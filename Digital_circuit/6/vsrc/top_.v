==> flow/design.v <==
module seg (
    input clk,
    input rst,
    input [3:0] num0,
    input [3:0] num1,
    output reg [6:0] seg0,
    output reg [6:0] seg1
);
wire [6:0] segs [15:0];
assign segs[0]  = 7'b0000001;  
assign segs[1]  = 7'b1001111;
assign segs[2]  = 7'b0010010;
assign segs[3]  = 7'b0000110;
assign segs[4]  = 7'b1001100;
assign segs[5]  = 7'b0100100;
assign segs[6]  = 7'b0100000;
assign segs[7]  = 7'b0001111;
assign segs[8]  = 7'b0000000;
assign segs[9]  = 7'b0000100;
assign segs[10] = 7'b0001000;
assign segs[11] = 7'b1100000;
assign segs[12] = 7'b0110001;
assign segs[13] = 7'b1000010;
assign segs[14] = 7'b0110000;
assign segs[15] = 7'b0111000;
always@(posedge clk)begin
    case (num0)
        4'd0 :seg0 = segs[0];
        4'd1 :seg0 = segs[1];
        4'd2 :seg0 = segs[2];
        4'd3 :seg0 = segs[3];
        4'd4 :seg0 = segs[4];
        4'd5 :seg0 = segs[5];
        4'd6 :seg0 = segs[6];
        4'd7 :seg0 = segs[7];
        4'd8 :seg0 = segs[8];
        4'd9 :seg0 = segs[9];
        4'd10:seg0 = segs[10];
        4'd11:seg0 = segs[11];
        4'd12:seg0 = segs[12];
        4'd13:seg0 = segs[13];
        4'd14:seg0 = segs[14];
        4'd15:seg0 = segs[15];
        default: seg0 = segs[0];
    endcase
    case (num1)
        4'd0 :seg1 = segs[0];
        4'd1 :seg1 = segs[1];
        4'd2 :seg1 = segs[2];
        4'd3 :seg1 = segs[3];
        4'd4 :seg1 = segs[4];
        4'd5 :seg1 = segs[5];
        4'd6 :seg1 = segs[6];
        4'd7 :seg1 = segs[7];
        4'd8 :seg1 = segs[8];
        4'd9 :seg1 = segs[9];
        4'd10:seg0 = segs[10];
        4'd11:seg0 = segs[11];
        4'd12:seg0 = segs[12];
        4'd13:seg0 = segs[13];
        4'd14:seg0 = segs[14];
        4'd15:seg0 = segs[15];
        default: seg1 = segs[0];
    endcase
end
endmodule
module top_(
    input clk,
    input rst,
    output reg [7:0] num,
    output reg [3:0] num0,
    output reg [3:0] num1,
    output reg [6:0] seg0,
    output reg [6:0] seg1
);
reg x=0;
always@(posedge clk)begin
    if(rst)  
        num = 8'b00000001;
    else begin
        x = num[4] ^ num[3] ^ num[2] ^ num[0];  
        num = {x,num[7:1]}; 
    end
end
assign num0 = num[3:0];
assign num1 = num[7:4];
seg my_seg(
  .clk      (clk),
  .rst      (rst),
  .num0     (num0),
  .num1     (num1),
  .seg0     (seg0),
  .seg1     (seg1)
);
endmodule
### Tool chain data of top_

The steps from the RTL of top_ to its reports follow in flow order.
Line numbers count from 1 in the design file above.
Cell names lack the library's common part.
The mark -- stands for no value.

| inputs | value |
|---|---|
| design top | top_ |
| clock input | clk |
| library | sky130hd |
| library corner | tt_025C_1v80 |

### Word level

Yosys after proc, flatten, opt, wreduce and memory -nomap, before mapping. Memory bits, and registers merged into a memory's read port (data or address), are not among the register bits. Print and check cells are not counted. Equal cells are merged and count once.

| operators by class | value |
|---|---|
| equality and inequality tests | 30 |
| muxes and demuxes | 3 |
| bitwise operators | 3 |
| reductions and logical operators | 4 |

Operators with widths:

| operator | number |
|---|---|
| case mux 7 bit (select 16 bit) | 1 |
| case mux 7 bit (select 10 bit) | 1 |
| equality test 4 bit (second input constant) | 16 |
| case mux 7 bit (select 7 bit) | 1 |
| equality test 4 x 3 -> 1 bit (second input constant) | 8 |
| equality test 4 x 2 -> 1 bit (second input constant) | 4 |
| OR reduction 10 bit | 1 |
| equality test 4 x 1 -> 1 bit (second input constant) | 2 |
| logical NOT 4 bit | 2 |
| OR reduction 6 bit | 1 |
| bitwise XOR 1 bit | 3 |

| word-level totals | value |
|---|---|
| register bits after elaboration | 22 |
| input port bits | 2 |
| cells after elaboration | 43 |

### Logic depth

Yosys ltp: most cells in a row. Word level: on the elaborated netlist, between registers, memories and ports. Mapped: between sequential cells and ports; inverters and the memories' decode and read muxes count.

| logic depth | value |
|---|---|
| word-level depth | 3 |
| ABC_AREA | 0 |
| depth in mapped cells | 6 |
| mapped depth without buffers | 5 |

### After synthesis

Source: synth_stat.txt of the flow (Yosys; design flattened, memories mapped). It holds for the ABC_AREA given above (unset counts as 0); a run with the other value may have another netlist.
Totals and module areas in this step are rounded.

Cell types:

| cell type | number | area in all (µm²) |
|---|---|---|
| dfxtp_1 | 15 | 300.288 |
| edfxtp_1 | 7 | 210.202 |
| buf_4 | 10 | 75.072 |
| nand2_1 | 12 | 45.043 |
| nor2_1 | 11 | 41.29 |
| o21ai_0 | 5 | 25.024 |
| a21oi_1 | 4 | 20.019 |
| inv_1 | 5 | 18.768 |
| or3_1 | 3 | 18.768 |
| xnor2_1 | 2 | 17.517 |
| xor2_1 | 2 | 17.517 |
| a211oi_1 | 2 | 15.014 |
| buf_2 | 3 | 15.014 |
| o211ai_1 | 2 | 15.014 |
| and3_1 | 2 | 12.512 |
| nand2b_1 | 2 | 12.512 |
| nor2b_1 | 2 | 12.512 |
| nor3b_2 | 1 | 12.512 |

Not listed: further types 21, cells in them 26.

| mapped netlist | value |
|---|---|
| standard cells after synthesis | 116 |
| synthesis area | 1070 µm² |
| area of sequential cells | 510 µm² |
| mapped flip-flops | 22 |

The figures by module come from a second, unflattened synthesis with its own total; it is not the netlist above.

| second synthesis, totals | value |
|---|---|
| cells (unflattened synthesis) | 117 |
| area total of the unflattened synthesis | 1140 µm² |

Rows give one instance, submodules left out.

By module:

| module | times used | cells | area (µm²) |
|---|---|---|---|
| seg | 1 | 90 | 843 |
| top_ | 1 | 27 | 294 |

### Timing after synthesis

Source: OpenSTA report_checks on the synthesized netlist (no wires, ideal clock, input and output delay 20% of the period each), path of least setup slack; recovery checks are left aside. Register names are those of the netlist, which keeps one name where synthesis merged equal registers.

| timing after synthesis | value |
|---|---|
| path kind | flip-flop to flip-flop |
| from | register num[2] |
| to | register my_seg.seg0[1] |
| clock period | 1.54 ns |
| setup time | 0.125 ns |
| time at the first pin | 0.000 ns |
| data arrival time | 1.216 ns |
| data required time | 1.415 ns |
| slack | 0.200 ns |
| delay of the path | 1.341 ns |
| driving pins on the path | 6 |
| buffers on the path | 1 |
| period reached after synthesis | 1.34 ns |

"delay of the path" is the arrival time less input delay plus setup time.
"driving pins on the path" counts driving pins, that of a launching flip-flop among them; a cell with two outputs on the path counts twice.
"period reached after synthesis" is the clock period less the worst setup slack; recovery checks do not enter. This is arithmetic on one report: input and output delays are still those of the set period (20% each).
The rows between start and end are the longest chain of elaborated cells between them; the timing report does not say that the signal goes this way. Where chains are equally long, one stands for them.
A line is the first line of the expression or statement that the cell stems from. Yosys adds cells for indexed reads and writes and turns some case tables into memories.
A register here has more assigning lines than the two given.

| on the way, after synthesis | value |
|---|---|
| cells stage by stage | dfxtp_1 > buf_6 > inv_4 > maj3_2 > a222oi_1 > nor2_1 |
| cells in the longest elaborated chain | 3 |

RTL lines, path after synthesis:

| what | RTL line | text |
|---|---|---|
| from (decl) | 70 | `output reg [7:0] num,` |
| from (assign) | 79 | `num = 8'b00000001;` |
| from (assign) | 82 | `num = {x,num[7:1]};` |
| equality test 4 bit | 27 | `case (num0)` |
| case mux 7 bit (select 16 bit) | 27 |  |
| case mux 7 bit (select 7 bit) | 46 | `case (num1)` |
| to (assign) | 43 | `4'd15:seg0 = segs[15];` |
| to (assign) | 44 | `default: seg0 = segs[0];` |
| to (decl) | 6 | `output reg [6:0] seg0,` |

### Path in the finished layout

Path of least setup slack in the final report of run 1 (OpenROAD, finished layout, wires in). Where an end is a register, its clock arrival counts in the times.

| timing post-layout | value |
|---|---|
| path kind | flip-flop to output port |
| from | register num[3] |
| to | output num0[3] |
| clock period | 1.96 ns |
| external output delay | 0.39 ns |
| time at the first pin | 0.29 ns |
| data arrival time | 1.36 ns |
| data required time | 1.57 ns |
| slack | 0.21 ns |
| driving pins on the path | 2 |
| buffers on the path | 1 |

| on the way, post-layout | value |
|---|---|
| cells stage by stage | dfxtp_2 > clkdlybuf4s50_1 |
| cells in the longest elaborated chain | 0 |

RTL lines, path post-layout:

| what | RTL line | text |
|---|---|---|
| from (decl) | 70 | `output reg [7:0] num,` |
| from (assign) | 79 | `num = 8'b00000001;` |
| from (assign) | 82 | `num = {x,num[7:1]};` |
| to (decl) | 71 | `output reg [3:0] num0,` |

Subject: flow runs of top_

Hi,

Top module top_; platform sky130hd; tools Yosys and OpenROAD; 2 stored runs in no particular order. Input and output delays are each 20% of the period that was set; the output load is 0.01 pF.
"clock period achieved" means the clock period less the worst setup slack. The figure is calculated, with input and output delays left at 20% of the set period.
By "time of the worst setup path" is meant the share of the clock period that the worst setup path is allowed (20% is reserved at inputs, 20% at outputs), minus its slack. Clock arrival times at its registers enter into it.
By "total power of the final layout" is meant OpenSTA's value without simulated activity: inputs other than the clock are taken to toggle once in ten clock periods, and the tool carries that through the logic.
The measured numbers are rounded.

#### Run 1

| setting | value |
|---|---|
| period_ns | `1.96` |
| CORE_UTILIZATION | `34` |
| PLACE_DENSITY_LB_ADDON | `0.05` |
| CORE_MARGIN | `6` |
| CELL_PAD_IN_SITES_GLOBAL_PLACEMENT | `2` |
| GPL_TIMING_DRIVEN | `1` |
| CTS_CLUSTER_DIAMETER | `179` |
| SLEW_MARGIN | `15` |
| CAP_MARGIN | `20` |

| result | value |
|---|---|
| total power of the final layout | 0.000862 W |
| time of the worst setup path | 1.36 ns |
| worst setup path type | flip-flop to output port |
| std-cell area (final layout) | 1370 µm² |
| post-route worst hold slack | 0.558 ns |
| die outline area | 4620 µm² |
| clock period achieved | 1.750 ns |
| Yosys chip area after synthesis | 1070 µm² |
| final setup TNS | 0.000 ns |
| post-layout utilization | 0.482 |
| worst setup slack after layout | 0.210 ns |

#### Run 2

| setting | value |
|---|---|
| period_ns | `1.4` |
| CORE_UTILIZATION | `58` |
| SETUP_SLACK_MARGIN | `0.15` |
| PLACE_DENSITY_LB_ADDON | `0.15` |
| CORE_MARGIN | `10` |
| CELL_PAD_IN_SITES_GLOBAL_PLACEMENT | `1` |
| ABC_AREA | `0` |
| CTS_CLUSTER_DIAMETER | `127` |
| SLEW_MARGIN | `15` |
| MIN_ROUTING_LAYER | `met1` |
| CAP_MARGIN | `20` |

Did not finish, placement stopped with FLW-0024.

Regards
